==> flow/design.v <==
module accumulator (
    clk,
    reset,
    input_data,
    accumulated_result
);
    input wire clk;
    input wire reset;
    input wire [31:0] input_data;
    output reg [31:0] accumulated_result;
    always @(posedge clk or posedge reset) begin
        if (reset)
            accumulated_result <= 32'b0;  
        else
            accumulated_result <= accumulated_result + input_data;  
    end
endmodule
module compressor6_3(
    a, b, c, d, e, f,
    sum, carry, overflow
);
    input a, b, c, d, e, f;
    output sum, carry, overflow;
    wire sum1, carry1, sum2, carry2;
    assign {carry1, sum1} = a + b + c;
    assign {carry2, sum2} = d + e + f;
    assign sum = sum1 ^ sum2;
    assign carry = carry1 ^ carry2;
    assign overflow = carry1 & carry2;
endmodule
module vedic4_4(
    a, b,
    product
);
    input [3:0] a, b;
    output [7:0] product; 
    wire [3:0] p0, p1, p2, p3;
    wire [7:0] temp1, temp2, temp3, temp4;
    assign p0 = a[1:0] * b[1:0];
    assign p1 = a[1:0] * b[3:2];
    assign p2 = a[3:2] * b[1:0];
    assign p3 = a[3:2] * b[3:2];
    assign temp1 = {4'b0, p0};
    assign temp2 = {2'b0, p1, 2'b0};
    assign temp3 = {2'b0, p2, 2'b0};
    assign temp4 = {4'b0, p3};
    assign product = temp1 + temp2 + temp3 + temp4;
endmodule
module vedic8_8(
    a, b,
    product
);
    input [7:0] a, b;
    output [15:0] product;    
    wire [7:0] p0, p1, p2, p3;
    wire [15:0] temp1, temp2, temp3, temp4;
    vedic4_4 vm1(a[3:0], b[3:0], p0);
    vedic4_4 vm2(a[3:0], b[7:4], p1);
    vedic4_4 vm3(a[7:4], b[3:0], p2);
    vedic4_4 vm4(a[7:4], b[7:4], p3);
    assign temp1 = {8'b0, p0};           
    assign temp2 = {4'b0, p1, 4'b0};     
    assign temp3 = {4'b0, p2, 4'b0};     
    assign temp4 = {p3, 8'b0};           
    wire sum, carry, overflow;
    compressor6_3 c1(temp1[7], temp2[7], temp3[7], temp1[8], temp2[8], temp3[8], sum, carry, overflow);
    assign product = temp1 + temp2 + temp3 + temp4 + {overflow, carry, sum};
endmodule
module hybrid_mac (
    activation, weight,
    clk, reset,
    mac_result
);
    input wire [7:0] activation, weight;
    input wire clk, reset;
    output wire [31:0] mac_result;
    wire [15:0] product;
    wire [31:0] reduction_result;
    vedic8_8 vedic_mult (.a(activation), .b(weight), .product(product));
    reduction_unit_with_6_3 hreduce (
        .A({16{product[15]}}),  
        .B({16{product[15]}}),
        .C({16{product[15]}}),
        .D({16{product[15]}}),
        .E({16{product[15]}}),
        .F({16{product[15]}}),
        .G({16{product[15]}}),
        .H({16{product[15]}}),
        .Result(reduction_result)
    );
    accumulator acc (
        .clk(clk),
        .reset(reset),
        .input_data(reduction_result),
        .accumulated_result(mac_result)
    );
endmodule
module reduction_unit_with_6_3 (
     A, B, C, D, E, F, G, H,
    Result
);
 input wire [15:0] A, B, C, D, E, F, G, H;
    output wire [31:0] Result;    
wire [15:0] sum1, sum2;
    wire carry1, carry2, carry3, carry4, carry5, carry6, carry7, carry8;
    compressor6_3 comp1 (.a(A[0]), .b(B[0]), .c(C[0]), .d(D[0]), .e(E[0]), .f(F[0]), .sum(sum1[0]), .carry(sum2[0]), .overflow(carry1));
    compressor6_3 comp2 (.a(G[0]), .b(H[0]), .c(sum1[0]), .d(sum2[0]), .e(carry1), .f(1'b0), .sum(Result[0]), .carry(Result[1]), .overflow(carry2));
    compressor6_3 comp3 (.a(A[1]), .b(B[1]), .c(C[1]), .d(D[1]), .e(E[1]), .f(F[1]), .sum(sum1[1]), .carry(sum2[1]), .overflow(carry3));
    compressor6_3 comp4 (.a(G[1]), .b(H[1]), .c(sum1[1]), .d(sum2[1]), .e(carry2), .f(carry3), .sum(Result[2]), .carry(Result[3]), .overflow(carry4));
    compressor6_3 comp5 (.a(A[2]), .b(B[2]), .c(C[2]), .d(D[2]), .e(E[2]), .f(F[2]), .sum(sum1[2]), .carry(sum2[2]), .overflow(carry5));
    compressor6_3 comp6 (.a(G[2]), .b(H[2]), .c(sum1[2]), .d(sum2[2]), .e(carry4), .f(carry5), .sum(Result[4]), .carry(Result[5]), .overflow(carry6));
    compressor6_3 comp7 (.a(A[3]), .b(B[3]), .c(C[3]), .d(D[3]), .e(E[3]), .f(F[3]), .sum(sum1[3]), .carry(sum2[3]), .overflow(carry7));
    compressor6_3 comp8 (.a(G[3]), .b(H[3]), .c(sum1[3]), .d(sum2[3]), .e(carry6), .f(carry7), .sum(Result[6]), .carry(Result[7]), .overflow(carry8));
endmodule
* From RTL to reports: hybrid_mac *
The steps from the RTL of hybrid_mac to its reports follow in flow order.
Lines are those of the file above, counted from 1.
Operators carry their Yosys type and port widths (W data, S select, Z words).
Cell names lack the library's common part.
The mark - stands for no value.

set-up
  design top = hybrid_mac
  clock port = clk
  cell library = sky130hd
  library corner = tt_025C_1v80

* After elaboration *
Yosys after proc, flatten, opt, wreduce and memory -nomap, before mapping. Enables and synchronous resets that opt folds into registers are not counted as muxes. Memory bits, and registers merged into a memory's read port (data or address), are not among the register bits. Print and check cells are not counted. Equal cells are merged and count once.

word-level totals
  register bits after elaboration = 32
  output and inout port bits = 32

cells by class
  $mul = 16
  $add $sub $neg = 22
  bitwise gates (word level) = 4

operator list
  cell              number
  $mul A2 B2 Y4     16
  $add A32 B32 Y32  1
  $add A7 B6 Y8     4
  $add A8 B4 Y8     4
  $add A4 B6 Y7     4
  $add A16 B12 Y16  1
  $add A16 B16 Y16  1
  $add A16 B3 Y16   1
  $add A8 B12 Y13   1
  $add A1 B1 Y2     3
  $add A2 B1 Y2     2
  $xor A1 B1 Y1     3
  $and A1 B1 Y1     1

* Depth *
Yosys ltp: most cells in a row. Word level: on the elaborated netlist, between registers, memories and ports. Mapped: between sequential cells and ports; inverters and the memories' decode and read muxes count.

logic depth
  depth in word-level cells = 12
  ABC_AREA = 0
  gate-level depth with buffers = 33
  depth with buffers taken out = 33

* After synthesis *
Yosys stat after the flow's synthesis: flattened, memories mapped to cells. It holds for the ABC_AREA given above (unset counts as 0); a run with the other value may have another netlist.
The area totals of this step are shown rounded.

cells by type
  type      number
  ha_1      111
  fa_1      31
  and2_1    53
  inv_1     65
  dfrtp_1   9
  buf_4     23
  xnor2_1   18
  a21oi_1   18
  a21o_1    9
  nand2_1   14
  nor2_1    14
  xor2_1    6
  o21ai_0   8
  a211oi_1  3
  o21a_1    3
  nand3_1   4
  nor2b_1   3
  a21boi_0  2

Other cell types: 16; their cells: 21.

synthesis totals
  sequential part of the area = 0.000225 sq mm
  cell area after synthesis = 0.00375 sq mm
  cells in the netlist = 415
  flip-flops = 9

The figures by module come from a second, unflattened synthesis with its own total; it is not the netlist above.

unflattened totals
  cell total of the unflattened synthesis = 728
  area total of the unflattened synthesis = 0.00676 sq mm

Each row is one instance without its submodules.

by module
  module                   area (sq mm)  cells  sequential area (sq mm)  instances
  accumulator              0.00282       310    0.000801                 1
  vedic4_4                 0.000577      63     0                        4
  vedic8_8                 0.000901      105    0                        1
  compressor6_3            0.0000613     4      0                        9
  reduction_unit_with_6_3  0.000184      25     0                        1
  hybrid_mac               0             0      0                        1

* Timing after synthesis *
Source: OpenSTA report_checks on the synthesized netlist (no wires, ideal clock, input and output delay 20% of the period each), path of least setup slack; recovery checks are left aside. Register names are those of the netlist, which keeps one name where synthesis merged equal registers.

timing path post-synthesis
  kind = input port to flip-flop
  from = input weight[3]
  to = register acc.accumulated_result[6]
  required time = 10716 ps
  slack = 1732 ps
  stages = 30
  delay of the path = 6908 ps
  time at the first pin = 2160 ps
  path buffers = 0
  period = 10800 ps
  data arrival time = 8984 ps
  synthesis period reached = 9068 ps

"delay of the path" = arrival - input delay + setup time.
"stages" counts driving pins, that of a launching flip-flop among them; a cell with two outputs on the path counts twice.
"synthesis period reached" = period - worst setup slack (recovery checks aside). The figure is calculated, with input and output delays left at 20% of the set period.
The rows between start and end are the longest chain of elaborated cells between them; the timing report does not say that the signal goes this way. Where chains are equally long, one stands for them.
A line is the first line of the expression or statement that the cell stems from. Yosys adds cells for indexed reads and writes and turns some case tables into memories.

on the way, post-synthesis
  path through = and2_1 ha_1 ha_1 ha_1 fa_1 inv_1 fa_1 xnor2_1 ha_1 fa_1 a21oi_1 nand2_1 a31oi_1 nor2_1 xnor2_1 fa_1 inv_1 ha_1 nand4_1 nor3_1 a21oi_1 a211oi_1 xnor2_1 ha_1 fa_1 a21o_1 a21oi_1 nor2b_1 o31ai_1 a21boi_0
  cells in the longest elaborated chain = 12

ends and longest elaborated chain, post-synthesis
  item              RTL line  text
  start, declared   74        input wire [7:0] activation, weight;
  $mul A2 B2 Y4     40        assign p1 = a[1:0] * b[3:2];
  $add A4 B6 Y7     47
  $add A7 B6 Y8     47
  $add A8 B4 Y8     47
  $add A8 B12 Y13   67
  $add A16 B12 Y16  67
  $add A16 B16 Y16  67
  $add A16 B3 Y16   67
  $add A1 B1 Y2     26        assign {carry2, sum2} = d + e + f;
  $add A2 B1 Y2     26
  $xor A1 B1 Y1     27        assign sum = sum1 ^ sum2;
  $add A32 B32 Y32  15        accumulated_result <= accumulated_result + input_data;
  end, assigned     13        accumulated_result <= 32'b0;
  end, assigned     15
  end, declared     10        output reg [31:0] accumulated_result;

* Timing after layout *
From the final timing report of run 1: the path of least setup slack in the routed layout; clock arrival at registers is part of the times.
The report prints the path's times to 10 ps; the period is as set.

timing path after layout
  kind = input port to flip-flop
  from = input activation[2]
  to = register acc.accumulated_result[6]
  slack = -1670 ps
  required time = 6050 ps
  stages = 33
  time at the first pin = 1180 ps
  path buffers = 1
  period = 5890 ps
  data arrival time = 7720 ps

The rows between start and end are the longest chain of elaborated cells between them; the timing report does not say that the signal goes this way. Where chains are equally long, one stands for them.

on the way, after layout
  path through = buf_8 and2_4 ha_4 ha_4 ha_4 fa_1 inv_2 fa_2 inv_1 a21o_1 a21oi_2 xnor2_1 ha_1 a21oi_2 nand3_2 a31oi_2 nor2_1 xnor2_1 fa_1 inv_2 ha_4 nand4_1 nor3_2 a21oi_2 a211oi_2 xnor2_2 ha_4 fa_2 a21o_1 a21oi_2 nor2b_2 o31ai_2 a21boi_2
  cells in the longest elaborated chain = 11

ends and longest elaborated chain, after layout
  item              RTL line  text
  start, declared   74        input wire [7:0] activation, weight;
  $mul A2 B2 Y4     41        assign p2 = a[3:2] * b[1:0];
  $add A7 B6 Y8     47
  $add A8 B4 Y8     47
  $add A8 B12 Y13   67
  $add A16 B12 Y16  67
  $add A16 B16 Y16  67
  $add A16 B3 Y16   67
  $add A1 B1 Y2     26        assign {carry2, sum2} = d + e + f;
  $add A2 B1 Y2     26
  $xor A1 B1 Y1     27        assign sum = sum1 ^ sum2;
  $add A32 B32 Y32  15        accumulated_result <= accumulated_result + input_data;
  end, assigned     13        accumulated_result <= 32'b0;
  end, assigned     15
  end, declared     10        output reg [31:0] accumulated_result;

Measured data: module hybrid_mac, platform sky130hd, 2 stored runs of the flow under differing settings, order arbitrary. Input and output delays are each 20% of the period that was set; the output load is 0.01 pF.
"time used up by the worst setup path" is the time allowed to the run's worst setup path (the clock period less input and output delay, where it has them) less its slack. Clock arrival times count: a late capture clock shortens it, a late launch clock lengthens it.
"power" rests on the timing tool's default activity at the inputs, not on a simulated workload.
"time used up by the worst setup path" is known to 10 ps.
Measured values are rounded.
Among the settings, . means not set for that run.

name                                       run 1                    run 2
period_ns                                  5.89                     8.75
CAP_MARGIN                                 20                       20
CORE_MARGIN                                2                        10
CORE_UTILIZATION                           40                       33
SLEW_MARGIN                                20                       20
SETUP_SLACK_MARGIN                         .                        -0.85
PLACE_DENSITY_LB_ADDON                     .                        0.05
CORE_ASPECT_RATIO                          .                        1.31
TNS_END_PERCENT                            .                        90
ABC_AREA                                   .                        1
CTS_CLUSTER_SIZE                           .                        74
MAX_ROUTING_LAYER                          .                        met4
worst-case hold slack (ps)                 578                      519
die size (sq mm)                           0.0102                   0.0171
time used up by the worst setup path (ps)  6380                     6650
critical path kind                         input port to flip-flop  input port to flip-flop
total negative setup slack (ps)            -11700                   0
power (µW)                                 837                      526
area of the synthesized netlist (sq mm)    0.00375                  0.00403
worst setup slack after layout (ps)        -1670                    349
standard-cell area after layout (sq mm)    0.00496                  0.00451
